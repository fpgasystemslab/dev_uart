==> flow/design.v <==
module serial_tx_box 
(                             
input  wire	      	CLK,		
input  wire       	RST,		
input  wire       	I_STB,       
input  wire [7:0] 	I_DATA,	
output wire       	I_ACK,
output wire       	O_TxD,		
input  wire [15:0] 	CFG_CLK_DIV
);                            
wire       f0_stb;
wire       f0_ack;
reg  [7:0] f0_data [31:0];
reg  [5:0] f0_sel;
wire       f0_full;
wire       f0_rdy;
wire       f1_stb;	
wire       f1_clr;	
reg  [7:0] f1_data;
reg        f1_rdy;
wire       f1_ack;
reg  [15:0] sc_cntl;
reg  [2:0] sc_cnth;
wire       sc_tic;
wire       sc_lde;
integer    tx_state;
reg        tx_bit;
wire       tx_ack;
reg  [8:0] tx_reg;
assign                             f0_stb = f0_ack; 
always@(posedge CLK)
 if(f0_stb)
	begin
		f0_data[5'h00] <= I_DATA;
		f0_data[5'h01] <= f0_data[5'h00];
		f0_data[5'h02] <= f0_data[5'h01];
		f0_data[5'h03] <= f0_data[5'h02];
		f0_data[5'h04] <= f0_data[5'h03];
		f0_data[5'h05] <= f0_data[5'h04];
		f0_data[5'h06] <= f0_data[5'h05];
		f0_data[5'h07] <= f0_data[5'h06];
		f0_data[5'h08] <= f0_data[5'h07];
		f0_data[5'h09] <= f0_data[5'h08];
		f0_data[5'h0A] <= f0_data[5'h09];
		f0_data[5'h0B] <= f0_data[5'h0A];
		f0_data[5'h0C] <= f0_data[5'h0B];
		f0_data[5'h0D] <= f0_data[5'h0C];
		f0_data[5'h0E] <= f0_data[5'h0D];
		f0_data[5'h0F] <= f0_data[5'h0E];
		f0_data[5'h10] <= f0_data[5'h0F];
		f0_data[5'h11] <= f0_data[5'h10];
		f0_data[5'h12] <= f0_data[5'h11];
		f0_data[5'h13] <= f0_data[5'h12];
		f0_data[5'h14] <= f0_data[5'h13];
		f0_data[5'h15] <= f0_data[5'h14];
		f0_data[5'h16] <= f0_data[5'h15];
		f0_data[5'h17] <= f0_data[5'h16];
		f0_data[5'h18] <= f0_data[5'h17];
		f0_data[5'h19] <= f0_data[5'h18];
		f0_data[5'h1A] <= f0_data[5'h19];
		f0_data[5'h1B] <= f0_data[5'h1A];
		f0_data[5'h1C] <= f0_data[5'h1B];
		f0_data[5'h1D] <= f0_data[5'h1C];
		f0_data[5'h1E] <= f0_data[5'h1D];
		f0_data[5'h1F] <= f0_data[5'h1E];
	end
always@(posedge CLK or posedge RST) 
 if(RST)                         f0_sel       <=         - 1;
 else if(~f0_ack &&  f1_stb)     f0_sel       <=  f0_sel - 1;
 else if( f0_ack && ~f1_stb)     f0_sel       <=  f0_sel + 1;
assign                           f0_rdy        = ~f0_sel[5];
assign                           f0_full       =  f0_sel==6'b0_11111;
assign                           f0_ack        = ~f0_full && I_STB;
assign                           I_ACK         =  f0_ack;
assign                           f1_stb        = (f1_ack || ~f1_rdy) && f0_rdy;
assign                           f1_clr        =  f1_ack;
always@(posedge CLK or posedge RST)			   
 if(RST)                         f1_data      <= 0;
 else if(f1_stb)                 f1_data      <= f0_data[f0_sel[4:0]];
always@(posedge CLK or posedge RST)			   
 if(RST)                         f1_rdy       <= 0;
 else if(f1_stb)                 f1_rdy       <= f0_rdy;
 else if(f1_clr)                 f1_rdy       <= 0;
assign                           f1_ack        = tx_ack & f1_rdy;
assign                           sc_tic   = (sc_cntl==CFG_CLK_DIV);
always@(posedge CLK or posedge RST)
 if(RST)                         sc_cntl <= 1; 
 else if(tx_state==0)            sc_cntl <= 1;
 else if(tx_state==13)           sc_cntl <= 1;
 else                            sc_cntl <= (sc_tic) ? 1 : sc_cntl + 1;
always@(posedge CLK or posedge RST)
 if(RST)                         sc_cnth <= 0; 
 else if(tx_state==0)            sc_cnth <= 0;
 else if(tx_state==13)           sc_cnth <= 0;
 else if(sc_tic)                 sc_cnth <= sc_cnth+1;
assign                           sc_lde  = sc_tic && (sc_cnth==3'h0);
always@(posedge CLK or posedge RST)
 if(RST)                         tx_state <= 0;
 else case(tx_state)
  0:   	 if( f1_rdy)            tx_state <= 1; 
  1:      if( sc_lde)            tx_state <= 2;   
  2:      if( sc_lde)            tx_state <= 3;   
  3:      if( sc_lde)            tx_state <= 4;   
  4:      if( sc_lde)            tx_state <= 5;   
  5:      if( sc_lde)            tx_state <= 6;   
  6:      if( sc_lde)            tx_state <= 7;   
  7:      if( sc_lde)            tx_state <= 8;   
  8:      if( sc_lde)            tx_state <= 9;   
  9:      if( sc_lde)            tx_state <= 10;  
 10:      if( sc_lde)            tx_state <= 11;  
 11:      if( sc_lde)            tx_state <= 12;  
 12:      if( sc_lde)            tx_state <= 13;  
 13:      if( f1_rdy)            tx_state <= 1;
     else                        tx_state <= 0;
 endcase
assign                           tx_ack    = (tx_state==1) && sc_lde && f1_rdy;
always@(posedge CLK or posedge RST)
 if(RST)                         tx_reg   <= 9'h1FF;
 else if(tx_state==1  && sc_lde) tx_reg   <= {f1_data,1'b0};
 else if(tx_state==2  && sc_lde) tx_reg   <= {1'b1,tx_reg[8:1]};
 else if(tx_state==3  && sc_lde) tx_reg   <= {1'b1,tx_reg[8:1]};
 else if(tx_state==4  && sc_lde) tx_reg   <= {1'b1,tx_reg[8:1]};
 else if(tx_state==5  && sc_lde) tx_reg   <= {1'b1,tx_reg[8:1]};
 else if(tx_state==6  && sc_lde) tx_reg   <= {1'b1,tx_reg[8:1]};
 else if(tx_state==7  && sc_lde) tx_reg   <= {1'b1,tx_reg[8:1]};
 else if(tx_state==8  && sc_lde) tx_reg   <= {1'b1,tx_reg[8:1]};
 else if(tx_state==9  && sc_lde) tx_reg   <= {1'b1,tx_reg[8:1]};
 else if(tx_state==10 && sc_lde) tx_reg   <= 9'h1FF;
always@(posedge CLK or posedge RST)
 if(RST)                         tx_bit  <= 1'b1; 
 else                            tx_bit  <= tx_reg[0];
assign                           O_TxD    = tx_bit;
endmodule
Reports on serial_tx_box
What the tools print for serial_tx_box, step after step.
Lines are those of the file above, counted from 1.
Operators carry their Yosys type and port widths (W data, S select, Z words).
Library cell names are shortened.
The mark n/a stands for no value.

inputs
  design top = serial_tx_box
  clock input = CLK
  cell library = sky130hd
  library corner = tt_025C_1v80

Elaborated design
Counts by Yosys on the flattened word-level netlist (proc, flatten, opt, wreduce). Print and check cells are left out.

storage and ports
  flip-flop bits (word level) = 332
  input bits = 27
  output and inout port bits = 2
  elaborated cells = 183

cells by class
  add/sub/neg operators = 4
  eq/ne operators = 70
  muxes and demuxes = 36
  bitwise gates (word level) = 6
  reduce/logical cells = 27

operator list
  cell                     number
  $pmux W32 S14            1
  $mux W32                 13
  $eq A32 B4 Y1 const B    10
  $pmux W8 S32             1
  $eq A32 B3 Y1 const B    6
  $eq A32 B5 Y1 const B    4
  $eq A32 B2 Y1 const B    3
  $mux W9                  10
  $eq A5 B5 Y1 const B     16
  $logic_not A32 Y1        2
  $mux W16                 3
  $eq A5 B4 Y1 const B     8
  $eq A32 B1 Y1 const B    1
  $ne A2 B2 Y1 const B     13
  $eq A5 B3 Y1 const B     4
  $logic_and A1 B1 Y1      16
  $add A16 B1 Y16 const B  1
  $eq A16 B16 Y1           1
  $reduce_and A14 Y1       1
  $reduce_bool A14 Y1      1
  $mux W6                  2
  $reduce_bool A10 Y1      1
  $eq A5 B2 Y1 const B     2
  $mux W3                  3
  $add A6 B1 Y6 const B    1
  $sub A6 B1 Y6 const B    1
  $eq A6 B5 Y1 const B     1
  $not A1 Y1               5

Not listed: further kinds 9, cells in them 12.

Logic depth
Yosys ltp: most cells in a row. Word level: on the elaborated netlist, between registers, memories and ports. Mapped: between sequential cells and ports; inverters and the memories' decode and read muxes count.

depth
  depth in word-level cells = 13
  ABC_AREA = 0
  gate-level depth with buffers = 14
  depth with buffers taken out = 13

Mapped cells and area
Source: synth_stat.txt of the flow (Yosys; design flattened, memories mapped). It holds for the ABC_AREA given above (unset counts as 0); a run with the other value may have another netlist.

synthesis totals
  cells in the netlist = 888
  mapped area = 0.0130012 mm^2
  area of sequential cells = 0.0091613 mm^2
  flip-flops = 314
  buffers = 52

cell types
  cell type  number  area in all (um^2)
  edfxtp_1   256     7.69E+03
  dfrtp_1    40      1000.96
  dfstp_2    18      472.954
  nand3_1    58      290.278
  xnor2_1    25      218.96
  a32oi_1    23      201.443
  and3_1     27      168.912
  mux2_2     15      168.912
  nand2_1    42      157.651
  nor2_1     42      157.651
  nand3b_1   19      142.637
  buf_2      28      140.134
  nand4_1    21      131.376
  mux2i_1    12      120.115
  xor2_1     12      105.101
  ha_1       8       100.096
  o21ai_0    20      100.096
  a22oi_1    12      90.086

Not listed: further types 51, cells in them 210.

Timing after synthesis
OpenSTA on the mapped netlist: ideal clock, no wires. The path of least setup slack (recovery checks aside). Input and output delay are each 20% of the period. Register names are those of the netlist, which keeps one name where synthesis merged equal registers.

timing post-synthesis
  kind = input -> output
  start = input port I_STB
  end = output port I_ACK
  period = 9.35 ns
  external input delay = 1.870 ns
  external output delay = 1.870 ns
  launch time at the first pin = 1.870 ns
  arrival time = 6.975 ns
  required time = 7.480 ns
  setup slack = 0.505 ns
  path delay = 5.105 ns
  stages on the path = 2
  buffers on the path = 0
  synthesis period reached = 8.845 ns

"path delay" = arrival - input delay + setup time.
A path that ends at an output port has no setup time.
"stages on the path" counts driving pins, that of a launching flip-flop among them; a cell with two outputs on the path counts twice.
"synthesis period reached" is the clock period less the worst setup slack; recovery checks do not enter. This is arithmetic on one report: input and output delays are still those of the set period (20% each).
The rows between start and end are the longest chain of elaborated cells between them; the timing report does not say that the signal goes this way. Where chains are equally long, one stands for them.
Each line given opens the expression or statement behind the cell; cells for indexed reads and writes are added by Yosys, which also makes memories of some case tables.

on the way, post-synthesis
  cell sequence = o21ai_0 -> inv_1
  length of the longest elaborated chain = 1
  elaborated cells between the ends (all ways) = 1
  source lines of those cells = 1
  those cells by class = reduce/logical (1)

RTL lines, path post-synthesis
  item                 line  source
  start: declaration   5     input wire I_STB,
  $logic_and A1 B1 Y1  73    assign                           f0_ack        = ~f0_full && I_STB;
  end: declaration     7     output wire I_ACK,

Worst path after layout
Path of least setup slack in the final report of run 1 (OpenROAD, finished layout, wires in). Where an end is a register, its clock arrival counts in the times.

timing after layout
  kind = register -> output
  start = register f0_sel[3]
  end = output port I_ACK
  period = 10.0 ns
  external output delay = 2.00 ns
  launch time at the first pin = 0.51 ns
  arrival time = 3.89 ns
  required time = 8.00 ns
  setup slack = 4.11 ns
  stages on the path = 7
  buffers on the path = 2

The rows between start and end are the longest chain of elaborated cells between them; the timing report does not say that the signal goes this way. Where chains are equally long, one stands for them.
A register here has more assigning lines than the two given.

on the way, after layout
  cell sequence = dfstp_2 -> buf_4 -> and3_1 -> nand2_1 -> o21ai_0 -> inv_8 -> clkdlybuf4s50_1
  length of the longest elaborated chain = 3
  elaborated cells between the ends (all ways) = 3
  source lines of those cells = 2
  those cells by class = eq/ne (1); logic (1); reduce/logical (1)

RTL lines, path after layout
  item                 line  source
  start: declaration   14    reg  [5:0] f0_sel;
  start: assignment    68    if(RST)                         f0_sel       <=         - 1;
  start: assignment    69    else if(~f0_ack &&  f1_stb)     f0_sel       <=  f0_sel - 1;
  $eq A6 B5 Y1         72    assign                           f0_full       =  f0_sel==6'b0_11111;
  $not A1 Y1           73    assign                           f0_ack        = ~f0_full && I_STB;
  $logic_and A1 B1 Y1  73
  end: declaration     7     output wire I_ACK,

Settings and measured results of 2 stored flow runs for module serial_tx_box (sky130hd), not sorted in any way. The constraints put input and output delay at 20% of the set period each and load the outputs with 0.01 pF.
"total power after layout": no workload was simulated; the value follows from the tool's default switching activity.
A setting shown as - is not set for that run.

setting or result                        run 1      run 2
period_ns                                10.0       5.97
CAP_MARGIN                               20         20
CORE_MARGIN                              2          2
CORE_UTILIZATION                         40         32
SLEW_MARGIN                              20         20
SETUP_SLACK_MARGIN                       -          -0.41
PLACE_DENSITY_LB_ADDON                   -          0.18
CELL_PAD_IN_SITES_DETAIL_PLACEMENT       -          0
TNS_END_PERCENT                          -          75
GPL_ROUTABILITY_DRIVEN                   -          1
CTS_CLUSTER_DIAMETER                     -          279
MIN_ROUTING_LAYER                        -          met2
worst setup slack after layout (ns)      4.112      1.247
total power after layout (µW)            3746       6591
synthesized cell area (mm^2)             0.0130012  0.0130012
area inside the die boundary (mm^2)      0.033961   0.042257
standard-cell area after routing (mm^2)  0.014818   0.0150044
